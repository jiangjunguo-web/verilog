==> flow/design.v <==
module usart(
	input sys_clk,              
	input sys_rst_n,            
	input data_rx,             
	output data_tx
);
parameter  BOUNDS  =  115200;
parameter  S_CLK   =  50_000_000;
wire [7:0] data;
wire data_en;
usart_rx #(.BOUNDS   (BOUNDS),
			  .S_CLK    (S_CLK))
u_usart_rx (
	.sys_clk        (sys_clk),
	.sys_rst_n      (sys_rst_n),
	.data_in        (data_rx),
	.data_out       (data),
	.data_en        (data_en)
);
usart_tx #(.BOUNDS   (BOUNDS),
			  .S_CLK    (S_CLK))
u_usart_tx (
	.sys_clk        (sys_clk),
	.sys_rst_n      (sys_rst_n),
	.data_in        (data),
	.data_out       (data_tx),
	.data_en        (data_en)
);
endmodule 
module usart_rx(
	input sys_clk,
	input sys_rst_n,
	input data_in,
	output reg data_en,
	output reg [7:0] data_out
);
parameter BOUNDS  = 115200;
parameter S_CLK   = 50_000_000;
localparam B_CNT  = S_CLK / BOUNDS;
reg data_in_d1;       
reg data_in_d2;
reg rx_valid;
reg [15:0] cnt;
reg [ 4:0] data_cnt;
reg [ 7:0] data_reg;
wire rx_flag;
assign rx_flag = (~data_in_d1) & data_in_d2;    
always @(posedge sys_clk or negedge sys_rst_n) begin
	if(!sys_rst_n) begin
	    {data_in_d1, data_in_d2} <= 2'b00;
	end 
	else begin
	    {data_in_d1, data_in_d2} <= {data_in, data_in_d1};
	end
end 
always @(posedge sys_clk or negedge sys_rst_n) begin
	if(!sys_rst_n) 
	    rx_valid <= 1'b0;
   else if(rx_flag)
	    rx_valid <= 1'b1;
	else if(data_cnt == 4'd9 && cnt == (B_CNT >> 1)) 
	    rx_valid <= 1'b0;
	else 
	    rx_valid <= rx_valid;
 end 
always @(posedge sys_clk or negedge sys_rst_n) begin
	if(!sys_rst_n) begin
	    cnt <= 16'd0;
		 data_cnt <= 4'd0;
	end
   else if(rx_valid) begin
	    if(cnt < B_CNT - 1) begin
		     cnt <= cnt + 1'b1;
			  data_cnt <= data_cnt;
		 end
		 else begin
		     cnt <= 16'd0;
			  data_cnt <= data_cnt + 1'b1;
		 end
	end 
	else begin
	    cnt <= 16'd0;
		 data_cnt <= 4'd0;
   end 
end 
always @(posedge sys_clk or negedge sys_rst_n) begin
	if(!sys_rst_n) begin
	    data_reg <= 8'd0;
	end 
	else if(rx_valid && cnt == (B_CNT >> 1)) begin
	    case(data_cnt)
			  4'd1 : data_reg[0] <= data_in_d2;
			  4'd2 : data_reg[1] <= data_in_d2;  
			  4'd3 : data_reg[2] <= data_in_d2;  
			  4'd4 : data_reg[3] <= data_in_d2;  
			  4'd5 : data_reg[4] <= data_in_d2;  
			  4'd6 : data_reg[5] <= data_in_d2;  
			  4'd7 : data_reg[6] <= data_in_d2;  
			  4'd8 : data_reg[7] <= data_in_d2; 
			  default : ; 
		 endcase 
	end 
end 
always @(posedge sys_clk or negedge sys_rst_n) begin
    if(!sys_rst_n) begin  
	     data_out <= 8'd0;
		  data_en  <= 1'd0;
	 end 
	 else if(data_cnt == 4'd9) begin
	     data_out <= data_reg;
		  data_en  <= 1'b1; 
	 end 
	 else begin
	     data_out <= 8'd0;
		  data_en <= 1'b0;
    end 	
end 
endmodule 
module usart_tx(
	input sys_clk,
	input sys_rst_n,
	input [7:0] data_in,
	input data_en,
	output reg data_out
);
parameter BOUNDS  =  115200;
parameter S_CLK   =  50_000_000;
localparam S_CNT  =  S_CLK / BOUNDS;
reg data_en_1;
reg data_en_2;
reg [ 7:0] data_reg;
reg [ 3:0] data_cnt;
reg [15:0] cnt;
reg tx_valid;
wire tx_flag;         
assign tx_flag = data_en_1 & (~data_en_2);
always @(posedge sys_clk or negedge sys_rst_n) begin
	if(!sys_rst_n) 
	    {data_en_1, data_en_2} <= 2'b00;
	else 
	    {data_en_1, data_en_2} <= {data_en, data_en_1};
end 
always @(posedge sys_clk or negedge sys_rst_n) begin
	if(!sys_rst_n) begin
	    cnt <= 16'd0;
		 data_cnt <= 4'd0;
	end
	else if(tx_valid) begin
	    if(cnt < S_CNT - 1) begin
		     cnt <= cnt + 1'b1;
			  data_cnt <= data_cnt; 
		 end 
		 else begin
		     cnt <= 16'd0;
			  data_cnt <= data_cnt + 1'b1;
		 end 
	end
	else begin
	    cnt <= 16'd0;
		 data_cnt <= 4'd0;
   end 
end
always @(posedge sys_clk or negedge sys_rst_n) begin
	 if(!sys_rst_n) begin
		  tx_valid <= 1'b0;
		  data_reg <= 8'd0;
	 end 
	 else if(tx_flag) begin
	     data_reg <= data_in;
		  tx_valid <= 1'b1;
	 end 
	 else if((data_cnt == 4'd9) && (cnt == (S_CNT >> 1))) begin
	     tx_valid <= 1'b0;
		  data_reg <= 8'd0;
	 end 	  
	 else begin
	 	  tx_valid <= tx_valid;
		  data_reg <= data_reg;
	 end	 
end 
always @(posedge sys_clk or negedge sys_rst_n) begin
	if(!sys_rst_n) 
	    data_out <= 1'b1;
	else if(tx_valid) begin
		 case(data_cnt) 
		     4'd0 : data_out <= 1'b0;
			  4'd1 : data_out <= data_reg[0];
			  4'd2 : data_out <= data_reg[1];
			  4'd3 : data_out <= data_reg[2];
			  4'd4 : data_out <= data_reg[3];
			  4'd5 : data_out <= data_reg[4];
			  4'd6 : data_out <= data_reg[5];
			  4'd7 : data_out <= data_reg[6];
			  4'd8 : data_out <= data_reg[7];
			  4'd9 : data_out <= 1'b1;
			  default : ;
		 endcase
	end 
	else 
	    data_out <= 1'b1;
end 
endmodule 
### Tool chain data of usart

Tool output for the design above, in the order of the flow.
Lines are those of the file above, counted from 1.
Operators: Yosys type, input widths -> output width; for muxes data width and select width s.
Library cell names are shortened.
Not given: n/a

* top: usart
* clock port: sys_clk
* library: sky130hd
* library corner: tt_025C_1v80

### Word-level counts

Source: Yosys, flattened and elaborated, memories not mapped. Widths are those after wreduce. Registers that Yosys merges into a memory's read port (data or address) are not register bits. Print and check cells do not count. Equal cells are merged and count once.

* $add $sub $neg: 4
* reductions and logical operators: 14
* bitwise logic cells: 4
* order comparisons: 2
* multiplexer cells: 18
* equality and inequality tests: 23

Operator list (count)
* $mux 16: 4
* $add 16x1->16 const B: 2
* $eq 16x8->1 const B: 2
* $lt 16x9->1 const B: 2
* $mux 8: 3
* $eq 5x3->1 const B: 4
* $reduce_and 2->1: 8
* $eq 4x3->1 const B: 4
* $ne 11x11->1 const B: 1
* $eq 5x2->1 const B: 2
* $eq 5x4->1 const B: 2
* $pmux 1 s10: 1
* $mux 5: 2
* $eq 4x2->1 const B: 2
* $eq 4x4->1 const B: 2
* $mux 4: 2
* $mux 1: 6
* $add 5x1->5 const B: 1
* $eq 5x1->1 const B: 1
* $ne 2x2->1 const B: 2
* $reduce_bool 2->1: 2
* $add 4x1->4 const B: 1
* $eq 4x1->1 const B: 1
* $logic_not 4->1: 1
* $logic_and 1x1->1: 3
* $and 1x1->1: 2
* $not 1->1: 2

* bits of input ports: 3
* register bits after elaboration: 73
* word-level cells: 87
* output and inout bits: 1

### Depth

Yosys ltp: most cells in a row. Word level: on the elaborated netlist, between registers, memories and ports. Mapped: between sequential cells and ports; inverters and the memories' decode and read muxes count.

* depth after elaboration: 4
* ABC_AREA: 0
* mapped depth: 7
* mapped depth without buffers: 6

### Mapped cells and area

Source: synth_stat.txt of the flow (Yosys; design flattened, memories mapped). It holds for the ABC_AREA given above (unset counts as 0); a run with the other value may have another netlist.

* mapped cells: 264
* buffers: 11
* cell area after synthesis: 3235.6 µm²
* sequential area: 1828.0 µm²
* flip-flops: 73

Cell types
* dfrtp_1: count 72, area in all 1.8E+03 µm²
* ha_1: count 14, area in all 175.168 µm²
* mux2_1: count 8, area in all 90.086 µm²
* a22o_1: count 8, area in all 70.067 µm²
* mux2i_1: count 7, area in all 70.067 µm²
* xnor2_1: count 8, area in all 70.067 µm²
* nand4_1: count 10, area in all 62.56 µm²
* xor2_1: count 7, area in all 61.309 µm²
* nand2_1: count 16, area in all 60.058 µm²
* nor2_1: count 16, area in all 60.058 µm²
* and3_1: count 9, area in all 56.304 µm²
* nor2_2: count 9, area in all 56.304 µm²
* inv_1: count 12, area in all 45.043 µm²
* nand3_1: count 9, area in all 45.043 µm²
* nor4b_2: count 3, area in all 45.043 µm²
* nand4b_1: count 4, area in all 35.034 µm²
* buf_6: count 3, area in all 33.782 µm²
* o311ai_2: count 2, area in all 32.531 µm²

Not listed: further types 28, cells in them 47.
By module: a second synthesis without flattening, with its own total; a netlist apart from the flattened one above.

* cells (unflattened synthesis): 269
* area total of the unflattened synthesis: 3175.5 µm²

Rows give one instance, submodules left out.

Modules
* usart_rx: instances 1, seq. area 1026.0 µm², area 1751.7 µm², cells 144
* usart_tx: instances 1, seq. area 802.0 µm², area 1423.9 µm², cells 125
* usart: instances 1, seq. area 0.0 µm², area 0.0 µm², cells 0

### Timing after synthesis

Path of least setup slack by OpenSTA after synthesis, without wires, with an ideal clock, recovery checks aside; 20% of the period is set as input and as output delay. Where synthesis merged equal registers, the netlist keeps one of their names.

* path kind: register to register
* from: register u_usart_rx.cnt[0]
* to: register u_usart_rx.cnt[2]
* launch time at the first pin: 0 ps
* period: 1610 ps
* required time: 1491 ps
* buffers on the path: 1
* setup time: 119 ps
* path slack: -65 ps
* driving pins on the path: 8
* path delay: 1675 ps
* data arrival time: 1556 ps
* period reached after synthesis: 1675 ps

"path delay" is the arrival time less input delay plus setup time.
"driving pins on the path": output pins that drive a net of the path, with the launching flip-flop's if there is one; two outputs of one cell count as two.
"period reached after synthesis" is the clock period less the worst setup slack; recovery checks do not enter. This is arithmetic on one report: input and output delays are still those of the set period (20% each).
The rows between start and end are the longest chain of elaborated cells between them; the timing report does not say that the signal goes this way. Where chains are equally long, one stands for them.
Each line given opens the expression or statement behind the cell; cells for indexed reads and writes are added by Yosys, which also makes memories of some case tables.
At most two assigning lines are given for a register; there are more.

* cells stage by stage: dfrtp_1 inv_1 ha_1 nor4b_2 o311ai_2 or2_1 buf_6 nor2_2
* length of the longest elaborated chain: 3

Ends and longest elaborated chain, after synthesis
* start: declaration: line 43 `reg [15:0] cnt;`
* start: assignment: line 68 `cnt <= 16'd0;`
* start: assignment: line 73 `cnt <= cnt + 1'b1;`
* $add 16x1->16: line 73
* $mux 16: line 72 `if(cnt < B_CNT - 1) begin`
* $mux 16: line 71 `else if(rx_valid) begin`
* end: assignment: line 68
* end: assignment: line 73
* end: declaration: line 43

### Timing after layout

From the final timing report of flow run 1: the path of least setup slack in the routed layout; clock arrival at registers is part of the times.
The report prints the path's times to 10 ps; the period is as set.

* path kind: register to register
* from: register u_usart_rx.cnt[0]
* to: register u_usart_rx.data_reg[7]
* period: 1910 ps
* required time: 2130 ps
* driving pins on the path: 6
* launch time at the first pin: 330 ps
* path slack: 90 ps
* setup time: 110 ps
* buffers on the path: 0
* data arrival time: 2030 ps

The rows between start and end are the longest chain of elaborated cells between them; the timing report does not say that the signal goes this way. Where chains are equally long, one stands for them.
At most two assigning lines are given for a register; there are more.

* cells stage by stage: dfrtp_1 ha_1 nor4b_2 and4_1 nand4_1 mux2_1
* length of the longest elaborated chain: 3

Ends and longest elaborated chain, after layout
* start: declaration: line 43 `reg [15:0] cnt;`
* start: assignment: line 68 `cnt <= 16'd0;`
* start: assignment: line 73 `cnt <= cnt + 1'b1;`
* $eq 16x8->1: line 90 `else if(rx_valid && cnt == (B_CNT >> 1)) begin`
* $logic_and 1x1->1: line 90
* $reduce_and 2->1
* end: assignment: line 88 `data_reg <= 8'd0;`
* end: assignment: line 99 `4'd8 : data_reg[7] <= data_in_d2;`
* end: declaration: line 45 `reg [ 7:0] data_reg;`

Memo
Re: implementation data of usart

Flow measurements of usart on sky130hd: 2 stored runs with different settings, listed in no order. Input and output delays are each 20% of the period that was set; the output load is 0.01 pF.
"worst path time" means the part of the period allowed to the worst setup path (the constraints hold back 20% at inputs and 20% at outputs) less its slack; where the path has registers, the arrival times of their clocks count too.
"worst path time" is given in steps of 10 ps.

### Flow run 1

Settings: `period_ns=1.91`, `SETUP_SLACK_MARGIN=-0.13`, `CAP_MARGIN=20`, `CORE_MARGIN=2`, `CORE_UTILIZATION=40`, `SLEW_MARGIN=20`

- Synthesis area: 3235.6 µm²
- Area of the die: 8824.7 µm²
- Standard-cell area after layout: 3676.0 µm²
- Worst setup slack after layout: 93 ps
- Total negative setup slack: 0 ps
- Worst path time: 1820 ps
- Kind of the worst setup path: register to register

### Flow run 2

Settings: `period_ns=1.38`, `CORE_UTILIZATION=64`, `PLACE_DENSITY_LB_ADDON=0.14`, `HOLD_SLACK_MARGIN=0.14`, `CELL_PAD_IN_SITES_DETAIL_PLACEMENT=0`, `CTS_CLUSTER_SIZE=100`, `CTS_CLUSTER_DIAMETER=253`, `CAP_MARGIN=20`, `CORE_MARGIN=2`, `SLEW_MARGIN=20`

- Synthesis area: 3235.6 µm²
- Area of the die: 5640.0 µm²
- Standard-cell area after layout: 4336.7 µm²
- Worst setup slack after layout: -399 ps
- Total negative setup slack: -10308 ps
- Worst path time: 1780 ps
- Kind of the worst setup path: register to register
